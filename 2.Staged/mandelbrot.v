==> flow/design.v <==
module simulator(
input           aclk,
input           aresetn,
input [7:0]     r,g,b,
input valid,
output [23:0]   simu_stream_tdata
);
reg [23:0]      tdata;
always @ (*) begin
    if(valid)
        tdata = {r, g, b};
    else
        tdata = 24'b0;
end
assign simu_stream_tdata = tdata;
endmodule
module man(
    input           out_stream_aclk,
    input           s_axi_lite_aclk,
    input           axi_resetn,
    input           periph_resetn,
    output  [31:0]   out_stream_tdata,
    output [3:0]     out_stream_tkeep,
    output           out_stream_tlast,
    input            out_stream_tready,
    output           out_stream_tvalid,
    output  [0:0]    out_stream_tuser, 
    input [AXI_LITE_ADDR_WIDTH-1:0] s_axi_lite_araddr,
    output                          s_axi_lite_arready,
    input                           s_axi_lite_arvalid,
    input [AXI_LITE_ADDR_WIDTH-1:0] s_axi_lite_awaddr,
    output                          s_axi_lite_awready,
    input                           s_axi_lite_awvalid,
    input                           s_axi_lite_bready,
    output [1:0]                    s_axi_lite_bresp,
    output                          s_axi_lite_bvalid,
    output [31:0]                   s_axi_lite_rdata,
    input                           s_axi_lite_rready,
    output [1:0]                    s_axi_lite_rresp,
    output                          s_axi_lite_rvalid,
    input [31:0]                    s_axi_lite_wdata,
    output                          s_axi_lite_wready,
    input                           s_axi_lite_wvalid
);
localparam REG_FILE_SIZE = 8;
parameter AXI_LITE_ADDR_WIDTH = 8;
localparam AWAIT_WADD_AND_DATA = 3'b000;
localparam AWAIT_WDATA = 3'b001;
localparam AWAIT_WADD = 3'b010;
localparam AWAIT_WRITE = 3'b100;
localparam AWAIT_RESP = 3'b101;
localparam AWAIT_RADD = 2'b00;
localparam AWAIT_FETCH = 2'b01;
localparam AWAIT_READ = 2'b10;
localparam AXI_OK = 2'b00;
localparam AXI_ERR = 2'b10;
reg [31:0]                          regfile [REG_FILE_SIZE-1:0];
reg [AXI_LITE_ADDR_WIDTH-3:0]       writeAddr, readAddr;
reg [31:0]                          readData, writeData;
reg [1:0]                           readState = AWAIT_RADD;
reg [2:0]                           writeState = AWAIT_WADD_AND_DATA;
always @(posedge s_axi_lite_aclk) begin
    readData <= regfile[readAddr];
    if (!axi_resetn) begin
    readState <= AWAIT_RADD;
    end
    else case (readState)
        AWAIT_RADD: begin
            if (s_axi_lite_arvalid) begin
                readAddr <= s_axi_lite_araddr[7:2];
                readState <= AWAIT_FETCH;
            end
        end
        AWAIT_FETCH: begin
            readState <= AWAIT_READ;
        end
        AWAIT_READ: begin
            if (s_axi_lite_rready) begin
                readState <= AWAIT_RADD;
            end
        end
        default: begin
            readState <= AWAIT_RADD;
        end
    endcase
end
assign s_axi_lite_arready = (readState == AWAIT_RADD);
assign s_axi_lite_rresp = (readAddr < REG_FILE_SIZE) ? AXI_OK : AXI_ERR;
assign s_axi_lite_rvalid = (readState == AWAIT_READ);
assign s_axi_lite_rdata = readData;
always @(posedge s_axi_lite_aclk) begin
    if (!axi_resetn) begin
        writeState <= AWAIT_WADD_AND_DATA;
    end
    else case (writeState)
        AWAIT_WADD_AND_DATA: begin   
            case ({s_axi_lite_awvalid, s_axi_lite_wvalid})
                2'b10: begin
                    writeAddr <= s_axi_lite_awaddr[7:2];
                    writeState <= AWAIT_WDATA;
                end
                2'b01: begin
                    writeData <= s_axi_lite_wdata;
                    writeState <= AWAIT_WADD;
                end
                2'b11: begin
                    writeData <= s_axi_lite_wdata;
                    writeAddr <= s_axi_lite_awaddr[7:2];
                    writeState <= AWAIT_WRITE;
                end
                default: begin
                    writeState <= AWAIT_WADD_AND_DATA;
                end
            endcase        
        end
        AWAIT_WDATA: begin  
            if (s_axi_lite_wvalid) begin
                writeData <= s_axi_lite_wdata;
                writeState <= AWAIT_WRITE;
            end
        end
        AWAIT_WADD: begin  
            if (s_axi_lite_awvalid) begin
                writeAddr <= s_axi_lite_awaddr[7:2];
                writeState <= AWAIT_WRITE;
            end
        end
        AWAIT_WRITE: begin  
            regfile[writeAddr] <= writeData;
            writeState <= AWAIT_RESP;
        end
        AWAIT_RESP: begin  
            if (s_axi_lite_bready) begin
                writeState <= AWAIT_WADD_AND_DATA;
            end
        end
        default: begin
            writeState <= AWAIT_WADD_AND_DATA;
        end
    endcase
end
assign s_axi_lite_awready = (writeState == AWAIT_WADD_AND_DATA || writeState == AWAIT_WADD);
assign s_axi_lite_wready = (writeState == AWAIT_WADD_AND_DATA || writeState == AWAIT_WDATA);
assign s_axi_lite_bvalid = (writeState == AWAIT_RESP);
assign s_axi_lite_bresp = (writeAddr < REG_FILE_SIZE) ? AXI_OK : AXI_ERR;
initial begin
   regfile[0] = 0;
end
localparam max_iteration = 100;
parameter SCALE_FACTOR = 256;
localparam X_SIZE = 640;
localparam Y_SIZE = 480;
localparam  SCALE_REAL = 768;
localparam  SCALE_IMAG = 614;
localparam  OFFSET_REAL = -384;
localparam  OFFSET_IMAG = -307;
localparam [2:0]
    MSTART = 3'b000,
    MITERATE = 3'b001,
    MOUTPUT = 3'b010,
    JSTART = 3'b011,
    JITERATE = 3'b100,
    JOUTPUT = 3'b101;
reg [2:0]  state = MSTART; 
wire switch = 0;
reg [15:0] x; 
reg [15:0] y;
reg [7:0] iter_count;
reg signed [31:0] zr, zi, zr2, zi2, c_im, c_re;
reg signed [31:0] temp1, temp2, temp3, temp4, temp5, temp6;
wire first = (x == 0) & (y == 0);
wire lastx = (x == X_SIZE - 1);
wire lasty = (y == Y_SIZE - 1);
always @(posedge out_stream_aclk) begin
    case(state)
        JSTART: begin
            if (periph_resetn) begin
                iter_count <= 0;
                zr <= OFFSET_REAL + x * SCALE_REAL/ X_SIZE;
                zi <= OFFSET_IMAG + y * SCALE_IMAG/ Y_SIZE;
                state <= JITERATE;
            end
            else begin
                x <= 0;
                y <= 0;
                state <= MSTART;
                end
            end
        JITERATE: begin
            if (periph_resetn) begin
                 zr2 = zr * zr / SCALE_FACTOR;  
                 zi2 = zi * zi / SCALE_FACTOR; 
                if (((zr2 + zi2) > (4*SCALE_FACTOR*SCALE_FACTOR))   || iter_count == max_iteration-1) begin
                    iter_count <= iter_count+1;
                    state <= JOUTPUT;                  
                end
                else begin
                    zr <= (zr2 - zi2) -213;
                    zi <= 2 * zr * zi / SCALE_FACTOR -59;
                    iter_count <= iter_count + 1;
                    state <= JITERATE;
                end
            end
            else begin
                x <= 0;
                y <= 0;
                   state <= MSTART;
            end
        end
        JOUTPUT: begin
        if (periph_resetn) begin
            iter_count <= 0;
            zr <= 0;
            zi <= 0;
            if (lastx) begin
                x <= 16'd0;
                if (lasty) begin
                    y <= 16'd0;
                end
                else begin
                    y <= y + 16'd1;
                end
            end
            else begin x <= x + 16'd1;
            end
            if(out_stream_tready)begin
                if(switch) begin
                   state <= JSTART; 
            end
            else begin 
                state <= MSTART;
            end
        end
        end
            else begin
                x <= 0;
                y <= 0;
                state <= MSTART;
        end
        end
        MSTART: begin
            if (periph_resetn) begin
                c_re = OFFSET_REAL + x * SCALE_REAL / X_SIZE;
                c_im = OFFSET_IMAG + y * SCALE_IMAG / Y_SIZE;
                zr <= 0; 
                zi <= 0; 
                state <= MITERATE;
            end
            else begin
                x <= 0;
                y <= 0;
                state <= MSTART;
            end
        end
        MITERATE: begin
            if (periph_resetn) begin
                temp1 = zr*zr;
                temp2 = zi*zi;
                 zr2 = (temp1 / SCALE_FACTOR ) ;  
                 zi2 = (temp2 / SCALE_FACTOR ) ; 
                if ((zr2 + zi2) > (4*SCALE_FACTOR*SCALE_FACTOR)   || iter_count == max_iteration-1) begin
                    iter_count <= iter_count+1;
                    state <= MOUTPUT;
                end 
                else begin
                    temp3 = 2 * zr * zi;
                    zr <= (zr2 - zi2) + c_re;
                    zi <= temp3 / SCALE_FACTOR + c_im ;
                    iter_count <= iter_count + 1;
                    state <= MITERATE;
                end
            end
             else begin
                x <= 0;
                y <= 0;
            end
        end
        MOUTPUT: begin
        if (periph_resetn) begin
            iter_count <= 0;
            zr <= 0;
            zi <= 0;
            if (lastx) begin
                x <= 16'd0;
                if (lasty) begin
                    y <= 16'd0;
                end
                else begin
                    y <= y + 16'd1;
                end
            end
            else x <= x + 16'd1;
            if(out_stream_tready)begin
                if(switch)begin
                    state <= JSTART;
                end
                else begin
                    state <= MSTART;
                end
            end
        end
            else begin
                x <= 0;
                y <= 0;
            end
        end
        default: begin
            state <= MSTART;
        end
    endcase
end
wire Mvalid = (state == MOUTPUT);
wire Jvalid = (state == JOUTPUT);
reg [23:0] data; 
always @(*) begin
    if (iter_count == max_iteration) begin
        data[23:16] = 0;
        data[15:8]  = 0;
        data[7:0]  = 0; 
    end
    else begin
        data[23:16] = iter_count*30 ;   
        data[15:8] = iter_count*20;   
        data[7:0] = iter_count*10;   
    end
end
wire [7:0] r, g, b;
assign r = data[23:16];
assign g = data[15:8];
assign b = data[7:0];
simulator pixel_simulator(
.aclk(aclk),
.aresetn(aresetn),
.r(g),
.g(b),
.b(r),
.simu_stream_tdata(color), 
.valid(Mvalid)
);
endmodule
## Step by step through the tools: man

What the tools print for man, step after step.
Line numbers count from 1 in the design file above.
Operators: Yosys type, input widths -> output width; for muxes data width and select width s.
Cell names lack the library's common part.
The mark -- stands for no value.

- Design top: man
- Clock: s_axi_lite_aclk
- Standard-cell library: sky130hd
- Library corner: tt_025C_1v80

## Word level

Yosys after proc, flatten, opt, wreduce and memory -nomap, before mapping. Memory bits, and registers merged into a memory's read port (data or address), are not among the register bits. Print and check cells are not counted. Equal cells are merged and count once.
Memory sizes are those after Yosys's memory passes, which may raise the word count (mostly to a power of two), join words into wider ones and drop unused or constant bits.

- Bits in latches: 0
- Word-level cells: 59
- Bits in writable memories: 256
- Input bits: 58
- ROM bits: 0
- Clocked read ports x word width: 32
- Output and inout bits: 80
- Memories: 1
- Bits in registers: 49

Memories:

| memory | depth | bits a word | read ports | wr ports | RTL line | RTL |
|---|---|---|---|---|---|---|
| regfile | 8 | 32 | 1 | 1 | 57 | `reg [31:0]                          regfile [REG_FILE_SIZE-1:0];` |

- Add/sub/neg operators: 0
- Magnitude comparators: 2
- $mul: 0
- Shift operators: 0
- Reduce/logical cells: 13
- Divide/modulo/power cells: 0
- Bitwise logic cells: 0
- Eq/ne operators: 16
- Muxes and demuxes: 22

Operator list:

| operator | number |
|---|---|
| $mux 32 | 4 |
| $pmux 32 s2 | 1 |
| $pmux 3 s5 | 1 |
| $mux 3 | 5 |
| $ne 2x2->1 const B | 7 |
| $lt 6x4->1 const B | 2 |
| $pmux 6 s2 | 1 |
| $mux 6 | 2 |
| $pmux 3 s3 | 1 |
| $reduce_and 4->1 | 2 |
| $mux 2 | 4 |
| $eq 2x2->1 const B | 3 |
| $eq 3x3->1 const B | 2 |
| $reduce_and 3->1 | 2 |
| $pmux 2 s3 | 1 |
| $eq 2x1->1 const B | 2 |
| $reduce_bool 2->1 | 2 |
| $reduce_or 2->1 | 2 |
| $eq 3x1->1 const B | 1 |
| $eq 3x2->1 const B | 1 |
| $logic_not 3->1 | 1 |
| $logic_or 1x1->1 | 2 |
| $logic_not 2->1 | 1 |
| $reduce_and 2->1 | 1 |
| $mux 1 | 2 |

## Logic depth

Longest topological path by Yosys (ltp), each cell counted once; first at word level (registers and memories cut), then after technology mapping (sequential cells cut; the memories' decode and read muxes count).

- Word-level depth: 4
- ABC_AREA: 0
- Mapped depth: 4
- Mapped depth without buffers: 3

## After synthesis

Source: synth_stat.txt of the flow (Yosys; design flattened, memories mapped). It holds for the ABC_AREA given above (unset counts as 0); a run with the other value may have another netlist.
Totals and module areas in this step are rounded.

Cell types:

| cell | number | area in all (µm²) |
|---|---|---|
| edfxtp_1 | 300 | 9008.64 |
| mux4_1 | 40 | 1.05E+03 |
| dfxtp_1 | 37 | 740.71 |
| mux4_2 | 24 | 540.518 |
| mux2_2 | 32 | 360.346 |
| buf_4 | 41 | 307.795 |
| buf_6 | 7 | 78.826 |
| nor2_1 | 14 | 52.55 |
| buf_2 | 6 | 30.029 |
| nand2_1 | 7 | 26.275 |
| or3_1 | 4 | 25.024 |
| and3_1 | 3 | 18.768 |
| clkbuf_1 | 5 | 18.768 |
| nand2b_1 | 3 | 18.768 |
| nor3_1 | 3 | 15.014 |
| mux2i_1 | 1 | 10.01 |
| nor4bb_1 | 1 | 10.01 |
| a221oi_1 | 1 | 8.758 |

Not listed: further types 7, cells in them 8.

- Flip-flop cells: 337
- Area of sequential cells: 9750 µm²
- Cells in the netlist: 537
- Buffer cells: 61
- Chip area (Yosys): 12400 µm²

## Timing after synthesis

OpenSTA on the mapped netlist: ideal clock, no wires. The path of least setup slack (recovery checks aside). Input and output delay are each 20% of the period. Register names are those of the netlist, which keeps one name where synthesis merged equal registers.

- Path type: input port to flip-flop
- Start: in axi_resetn
- End: reg writeData[0]
- Setup time: 513 ps
- Slack: 654 ps
- Stages on the path: 2
- Delay of the path: 3970 ps
- Data required time: 5267 ps
- Period: 5780 ps
- Input delay: 1156 ps
- Buffers on the path: 0
- Time at the first pin: 1156 ps
- Arrival: 4613 ps
- Synthesis period reached: 5126 ps

"delay of the path" is the arrival time less input delay plus setup time.
"stages on the path" counts driving pins, that of a launching flip-flop among them; a cell with two outputs on the path counts twice.
"synthesis period reached" = period - worst setup slack (recovery checks aside). The figure is calculated, with input and output delays left at 20% of the set period.
The rows between start and end are the longest chain of elaborated cells between them; the timing report does not say that the signal goes this way. Where chains are equally long, one stands for them.
Each line given opens the expression or statement behind the cell; cells for indexed reads and writes are added by Yosys, which also makes memories of some case tables.
At most two assigning lines are given for a register; there are more.

- Cell sequence: inv_1 nor4b_1
- Length of the longest elaborated chain: 1
- Elaborated cells on any way between the ends: 1
- Source lines of those cells: 0
- Classes of those cells: 1 x reduce/logical

RTL lines, path after synthesis:

| what | RTL line | RTL |
|---|---|---|
| from (decl) | 20 | `input           axi_resetn,` |
| $reduce_and 4->1 | -- |  |
| to (assign) | 103 | `writeData <= s_axi_lite_wdata;` |
| to (assign) | 107 | `writeData <= s_axi_lite_wdata;` |
| to (decl) | 59 | `reg [31:0]                          readData, writeData;` |

## Path in the finished layout

Path of least setup slack in the final report of run 1 (OpenROAD, finished layout, wires in). Where an end is a register, its clock arrival counts in the times.
The report prints the path's times to 10 ps; the period is as set.

- Path type: input port to flip-flop
- Start: in axi_resetn
- End: mem regfile[4][19]
- Stages on the path: 5
- Setup time: 310 ps
- Input delay: 1160 ps
- Time at the first pin: 1160 ps
- Buffers on the path: 2
- Period: 5790 ps
- Arrival: 3590 ps
- Slack: 2390 ps
- Data required time: 5980 ps

The rows between start and end are the longest chain of elaborated cells between them; the timing report does not say that the signal goes this way. Where chains are equally long, one stands for them.
Only ways into the end's enable, where the timed path ends, are counted here.

- Cell sequence: clkdlybuf4s50_1 nor4bb_1 nand2b_1 nor2_4 buf_4
- Length of the longest elaborated chain: 1
- Elaborated cells on any way between the ends: 2
- Source lines of those cells: 1
- Classes of those cells: 2 x mux

RTL lines, path after layout:

| what | RTL line | RTL |
|---|---|---|
| from (decl) | 20 | `input           axi_resetn,` |
| $mux 3 | 92 | `if (!axi_resetn) begin` |
| to (decl) | 57 | `reg [31:0]                          regfile [REG_FILE_SIZE-1:0];` |

Add stored flow runs of man

2 stored runs of man in the flow (synthesis by Yosys, layout by OpenROAD, sky130hd cells), in arbitrary order. Constraints: input delay and output delay 20% of the set period each, output load 0.01 pF.
Measured values are rounded.
A setting shown as . is not set for that run.
A result given as . is not shown for that run.

| setting or result | run 1 | run 2 |
|---|---|---|
| period_ns | 5.79 | 3.61 |
| SETUP_SLACK_MARGIN | -0.46 | 1.05 |
| CAP_MARGIN | 20 | 5 |
| CORE_MARGIN | 2 | 9 |
| CORE_UTILIZATION | 40 | 70 |
| SLEW_MARGIN | 20 | 20 |
| PLACE_DENSITY_LB_ADDON | . | 0.01 |
| CORE_ASPECT_RATIO | . | 1.27 |
| CELL_PAD_IN_SITES_GLOBAL_PLACEMENT | . | 1 |
| CELL_PAD_IN_SITES_DETAIL_PLACEMENT | . | 2 |
| TNS_END_PERCENT | . | 65 |
| CTS_CLUSTER_SIZE | . | 23 |
| CTS_CLUSTER_DIAMETER | . | 133 |
| MAX_ROUTING_LAYER | . | met5 |
| setup total negative slack (ps) | 0 | . |
| lowest hold slack (ps) | 596 | . |
| setup slack of the critical path (ps) | 2390 | . |
| area of the die (µm²) | 32300 | . |
| utilization (%) | 48.5 | . |
| standard-cell area of the final layout (µm²) | 14800 | . |
| post-synthesis cell area (µm²) | 12400 | . |

Run 2: incomplete, placement halted on DPL-0033
